==> flow/design.v <==
`timescale 1ns / 1ps
module SelectionOfAvatar(
	input [1:0] mode,
	input [5:0] userID,
	input [1:0] candidate,  
	input CLK,
	output reg [1:0] ballotBoxId,
	output reg [5:0] numberOfRegisteredVoters,
	output reg [5:0] numberOfVotesWinner,  
	output reg [1:0] WinnerId,
	output reg AlreadyRegistered,
	output reg AlreadyVoted,
	output reg NotRegistered,
	output reg VotingHasNotStarted,
	output reg RegistrationHasEnded
	);
	reg [63:0] registerStatus;
	reg [63:0] voteStatus;
	reg [5:0] votes [3:0];
	reg [9:0] cycleCounter;
	initial begin
		registerStatus = 64'b0;
		voteStatus = 64'b0;
		votes[0] = 6'b000000;
		votes[1] = 6'b000000;
		votes[2] = 6'b000000;
		votes[3] = 6'b000000;
		cycleCounter = 0;
		numberOfRegisteredVoters = 0;
		numberOfVotesWinner = 0;
		WinnerId = 0;
	end
	always @(posedge CLK)
	begin
		AlreadyRegistered = 0; 
		AlreadyVoted = 0; 
		NotRegistered = 0; 
		VotingHasNotStarted = 0; 
		RegistrationHasEnded = 0;
		cycleCounter = cycleCounter + 1;
		ballotBoxId = userID[5:4];
		if(cycleCounter <= 100) 
		begin 
			if(mode == 1)
				VotingHasNotStarted = 1;
			else 
			begin 
				VotingHasNotStarted = 0;
				if (registerStatus[userID] == 1)
					AlreadyRegistered = 1;
				else 
				begin 
					AlreadyRegistered = 0;
					registerStatus[userID] = 1;
					numberOfRegisteredVoters = numberOfRegisteredVoters + 1;
				end
			end
		end
		else if (cycleCounter <= 200)
		begin
			if (mode == 0)
				RegistrationHasEnded = 1;
			else 
			begin 
				RegistrationHasEnded = 0;
				if(registerStatus[userID] == 0)
					NotRegistered = 1;
				else if(voteStatus[userID] == 1)
					AlreadyVoted = 1;
				else
				begin 
					NotRegistered = 0; 
					AlreadyVoted = 0;
					voteStatus[userID] = 1;
					votes[candidate] = votes[candidate] + 1;
				end
			end
		end
		else if (cycleCounter > 200) 
		begin
			cycleCounter = 201; 
			if (votes[0] >= votes[1] && votes[0] >= votes[2] && votes[0] >= votes[3]) 
			begin
				WinnerId = 2'b00; 
				numberOfVotesWinner = votes[0];
			end
			else if (votes[1] >= votes[0] && votes[1] >= votes[2] && votes[1] >= votes[3]) 
			begin
				WinnerId = 2'b01; 
				numberOfVotesWinner = votes[1];
			end
			else if (votes[2] >= votes[0] && votes[2] >= votes[1] && votes[2] >= votes[3]) 
			begin
				WinnerId = 2'b10; 
				numberOfVotesWinner = votes[2];
			end
			else if (votes[3] >= votes[0] && votes[3] >= votes[1] && votes[3] >= votes[2]) 
			begin
				WinnerId = 2'b11; 
				numberOfVotesWinner = votes[3];
			end
		end
	end
endmodule
== Tool chain data of SelectionOfAvatar ==
The steps from the RTL of SelectionOfAvatar to its reports follow in flow order.
Lines are those of the file above, counted from 1.
Library cell names are shortened.
Not given: -

* Top: SelectionOfAvatar
* Clock: CLK
* Standard-cell library: sky130hd
* Corner: tt_025C_1v80

== Word level ==
Yosys after proc, flatten, opt, wreduce and memory -nomap, before mapping. Print and check cells are not counted. Equal cells are merged and count once.

* Register bits: 183
* Input port bits: 11
* Output and inout bits: 21
* Elaborated cells: 110

* Add/subtract/negate cells: 4
* Order comparisons: 15
* Equality and inequality tests: 4
* Shifts and indexed selects: 3
* Multiplexer cells: 25
* Bitwise operators: 15
* Reduce/logical cells: 27

{| class="wikitable"
|+ Operators with widths
! kind !! number
|-
| 64-bit by 6-bit variable part select with 1-bit output || 2
|-
| 64-bit AND || 2
|-
| 64-bit OR || 2
|-
| 6-bit 2-to-1 mux || 13
|-
| 6-bit >= comparator || 12
|-
| 1-bit by 7-bit variable shift with 64-bit output with constant A || 1
|-
| 64-bit inverter || 1
|-
| 10-bit 2-to-1 mux || 3
|-
| 6-bit AND reduction || 4
|-
| 6-bit parallel mux with 4-bit select || 1
|-
| 3-bit OR reduction || 5
|-
| 6-bit by 1-bit adder with 6-bit output with constant B || 2
|-
| 1-bit inverter || 10
|-
| 10-bit by 1-bit adder with 10-bit output with constant B || 1
|-
| 10-bit by 7-bit <= comparator with 1-bit output with constant B || 1
|-
| 10-bit by 8-bit greater-than comparator with 1-bit output with constant B || 1
|-
| 10-bit by 8-bit <= comparator with 1-bit output with constant B || 1
|-
| 1-bit logical AND || 8
|-
| 6-bit negation with 7-bit output || 1
|-
| 2-bit OR reduction || 3
|-
| 1-bit 2-to-1 mux || 6
|-
| 5-bit AND reduction || 1
|-
| 2-bit by 1-bit == test with 1-bit output with constant B || 2
|-
| 2-bit == test with constant B || 2
|-
| 2-bit logical NOT || 2
|-
| 4-bit AND reduction || 1
|-
| 4-bit nonzero test || 1
|-
| 4-bit OR reduction || 1
|}

Not listed: further kinds 2, cells in them 3.

== Depth ==
Longest topological path by Yosys (ltp), each cell counted once; first at word level (registers and memories cut), then after technology mapping (sequential cells cut; the memories' decode and read muxes count).

* Word-level depth: 9
* ABC_AREA: 0
* Depth in mapped cells: 12
* Mapped depth without buffers: 8

== After synthesis ==
Source: synth_stat.txt of the flow (Yosys; design flattened, memories mapped). It holds for the ABC_AREA given above (unset counts as 0); a run with the other value may have another netlist.

{| class="wikitable"
|+ Cells by type
! cell type !! number !! area in all (um2)
|-
| edfxtp_1 || 166 || 4.98E+03
|-
| or2_2 || 89 || 556.784
|-
| ha_1 || 43 || 538.016
|-
| mux4_1 || 19 || 499.229
|-
| mux4_2 || 18 || 405.389
|-
| dfxtp_1 || 17 || 340.326
|-
| nor2_1 || 67 || 251.491
|-
| o21bai_1 || 31 || 232.723
|-
| nand2_1 || 35 || 131.376
|-
| inv_1 || 32 || 120.115
|-
| nand2b_1 || 17 || 106.352
|-
| xnor2_1 || 12 || 105.101
|-
| o22ai_1 || 15 || 93.84
|-
| nand3_1 || 16 || 80.077
|-
| xor2_1 || 9 || 78.826
|-
| a211oi_1 || 10 || 75.072
|-
| nor3_1 || 12 || 60.058
|-
| o31ai_1 || 7 || 52.55
|}

Not listed: further types 47, cells in them 144.

* Cells in the netlist: 759
* Cell area after synthesis: 9804.4 um2
* Area of sequential cells: 5325.1 um2
* Flip-flop cells: 183
* Buffers: 28

== Path before layout ==
OpenSTA on the mapped netlist: ideal clock, no wires. The path of least setup slack (recovery checks aside). Input and output delay are each 20% of the period. Register names are those of the netlist, which keeps one name where synthesis merged equal registers.

* Kind: in2reg
* Start: input userID[0]
* End: register numberOfRegisteredVoters[0]
* Clock period: 14.1 ns
* External input delay: 2.820 ns
* Setup time: 0.584 ns
* Launch time at the first pin: 2.820 ns
* Arrival: 8.968 ns
* Data required time: 13.516 ns
* Setup slack: 4.548 ns
* Path delay: 6.732 ns
* Stages: 7
* Buffers on the path: 2
* Synthesis period reached: 9.552 ns

"path delay" = arrival - input delay + setup time.
"stages": output pins that drive a net of the path, with the launching flip-flop's if there is one; two outputs of one cell count as two.
"synthesis period reached" = period - worst setup slack (recovery checks aside). The figure is calculated, with input and output delays left at 20% of the set period.
The rows between start and end are the longest chain of elaborated cells between them; the timing report does not say that the signal goes this way. Where chains are equally long, one stands for them.
Each line given opens the expression or statement behind the cell; cells for indexed reads and writes are added by Yosys, which also makes memories of some case tables.

* Cells stage by stage: buf_6 > buf_8 > mux4_1 > a22oi_2 > nand4_1 > mux2_4 > nor3_1
* Length of the longest elaborated chain: 3
* Elaborated cells on any way between the ends: 3
* Classes of those cells: shift: 1; logic: 1; reduce/logical: 1

{| class="wikitable"
|+ Ends and longest elaborated chain, after synthesis
! item !! line !! source
|-
| start, declared || 4 || <nowiki>input [5:0] userID,</nowiki>
|-
| 64-bit by 6-bit variable part select with 1-bit output || 49 || <nowiki>if (registerStatus[userID] == 1)</nowiki>
|-
| 1-bit inverter || - ||
|-
| 3-bit AND reduction || - ||
|-
| end, assigned || 55 || <nowiki>numberOfRegisteredVoters = numberOfRegisteredVoters + 1;</nowiki>
|-
| end, declared || 8 || <nowiki>output reg [5:0] numberOfRegisteredVoters,</nowiki>
|}

== Timing after layout ==
From the final timing report of job 1: the path of least setup slack in the routed layout; clock arrival at registers is part of the times.

* Kind: in2reg
* Start: input userID[3]
* End: register voteStatus[48]
* Clock period: 10.5 ns
* External input delay: 2.10 ns
* Setup time: 0.37 ns
* Launch time at the first pin: 2.10 ns
* Arrival: 5.19 ns
* Data required time: 10.56 ns
* Setup slack: 5.37 ns
* Stages: 8
* Buffers on the path: 2

The rows between start and end are the longest chain of elaborated cells between them; the timing report does not say that the signal goes this way. Where chains are equally long, one stands for them.
Only ways into the end's enable, where the timed path ends, are counted here.

* Cells stage by stage: clkdlybuf4s50_1 > or3b_2 > o22ai_1 > or4_1 > nor2_1 > a21oi_1 > and2_2 > buf_4
* Length of the longest elaborated chain: 3
* Elaborated cells on any way between the ends: 4
* Classes of those cells: shift: 2; logic: 1; reduce/logical: 1

{| class="wikitable"
|+ Ends and longest elaborated chain, post-layout
! item !! line !! source
|-
| start, declared || 4 || <nowiki>input [5:0] userID,</nowiki>
|-
| 64-bit by 6-bit variable part select with 1-bit output || 68 || <nowiki>else if(voteStatus[userID] == 1)</nowiki>
|-
| 1-bit inverter || - ||
|-
| 5-bit AND reduction || - ||
|-
| end, assigned || 74 || <nowiki>voteStatus[userID] = 1;</nowiki>
|-
| end, declared || 18 || <nowiki>reg [63:0] voteStatus;</nowiki>
|}

Wiki page: SelectionOfAvatar / flow data

SelectionOfAvatar through Yosys and OpenROAD on sky130hd: 2 stored runs, unordered, with their settings and measured results. The constraints put input and output delay at 20% of the set period each and load the outputs with 0.01 pF.
"achieved period" means the clock period less the worst setup slack. The figure is calculated, with input and output delays left at 20% of the set period.
"power": no workload was simulated; the value follows from the tool's default switching activity.

=== Job 1 ===
{| class="wikitable"
! Setting !! Value
|-
| period_ns || 10.5
|-
| SETUP_SLACK_MARGIN || 2.64
|-
| CAP_MARGIN || 20
|-
| CORE_MARGIN || 2
|-
| CORE_UTILIZATION || 40
|-
| SLEW_MARGIN || 20
|-
! Result !! Value
|-
| Achieved period || 5.128 ns
|-
| Utilization in the final report || 0.451
|-
| Worst hold slack in the final report || 0.448 ns
|-
| Synthesis area || 9804.4 um2
|-
| Die outline area || 25779.5 um2
|-
| Worst setup slack after layout || 5.372 ns
|-
| Power || 1.480 mW
|-
| Standard-cell area after layout || 10905.5 um2
|}

=== Job 2 ===
{| class="wikitable"
! Setting !! Value
|-
| period_ns || 15.2
|-
| CORE_UTILIZATION || 42
|-
| SETUP_SLACK_MARGIN || 2.11
|-
| PLACE_DENSITY_LB_ADDON || 0.06
|-
| TNS_END_PERCENT || 35
|-
| ABC_AREA || 0
|-
| GPL_ROUTABILITY_DRIVEN || 1
|-
| CTS_CLUSTER_DIAMETER || 78
|-
| MAX_ROUTING_LAYER || met4
|-
| CAP_MARGIN || 20
|-
| CORE_MARGIN || 2
|-
| SLEW_MARGIN || 20
|-
! Result !! Value
|-
| Achieved period || 6.457 ns
|-
| Standard-cell area after layout || 10874.2 um2
|-
| Die outline area || 24581.5 um2
|-
| Utilization in the final report || 0.477
|-
| Power || 1.022 mW
|-
| Synthesis area || 9804.4 um2
|-
| Worst hold slack in the final report || 0.437 ns
|-
| Worst setup slack after layout || 8.743 ns
|}
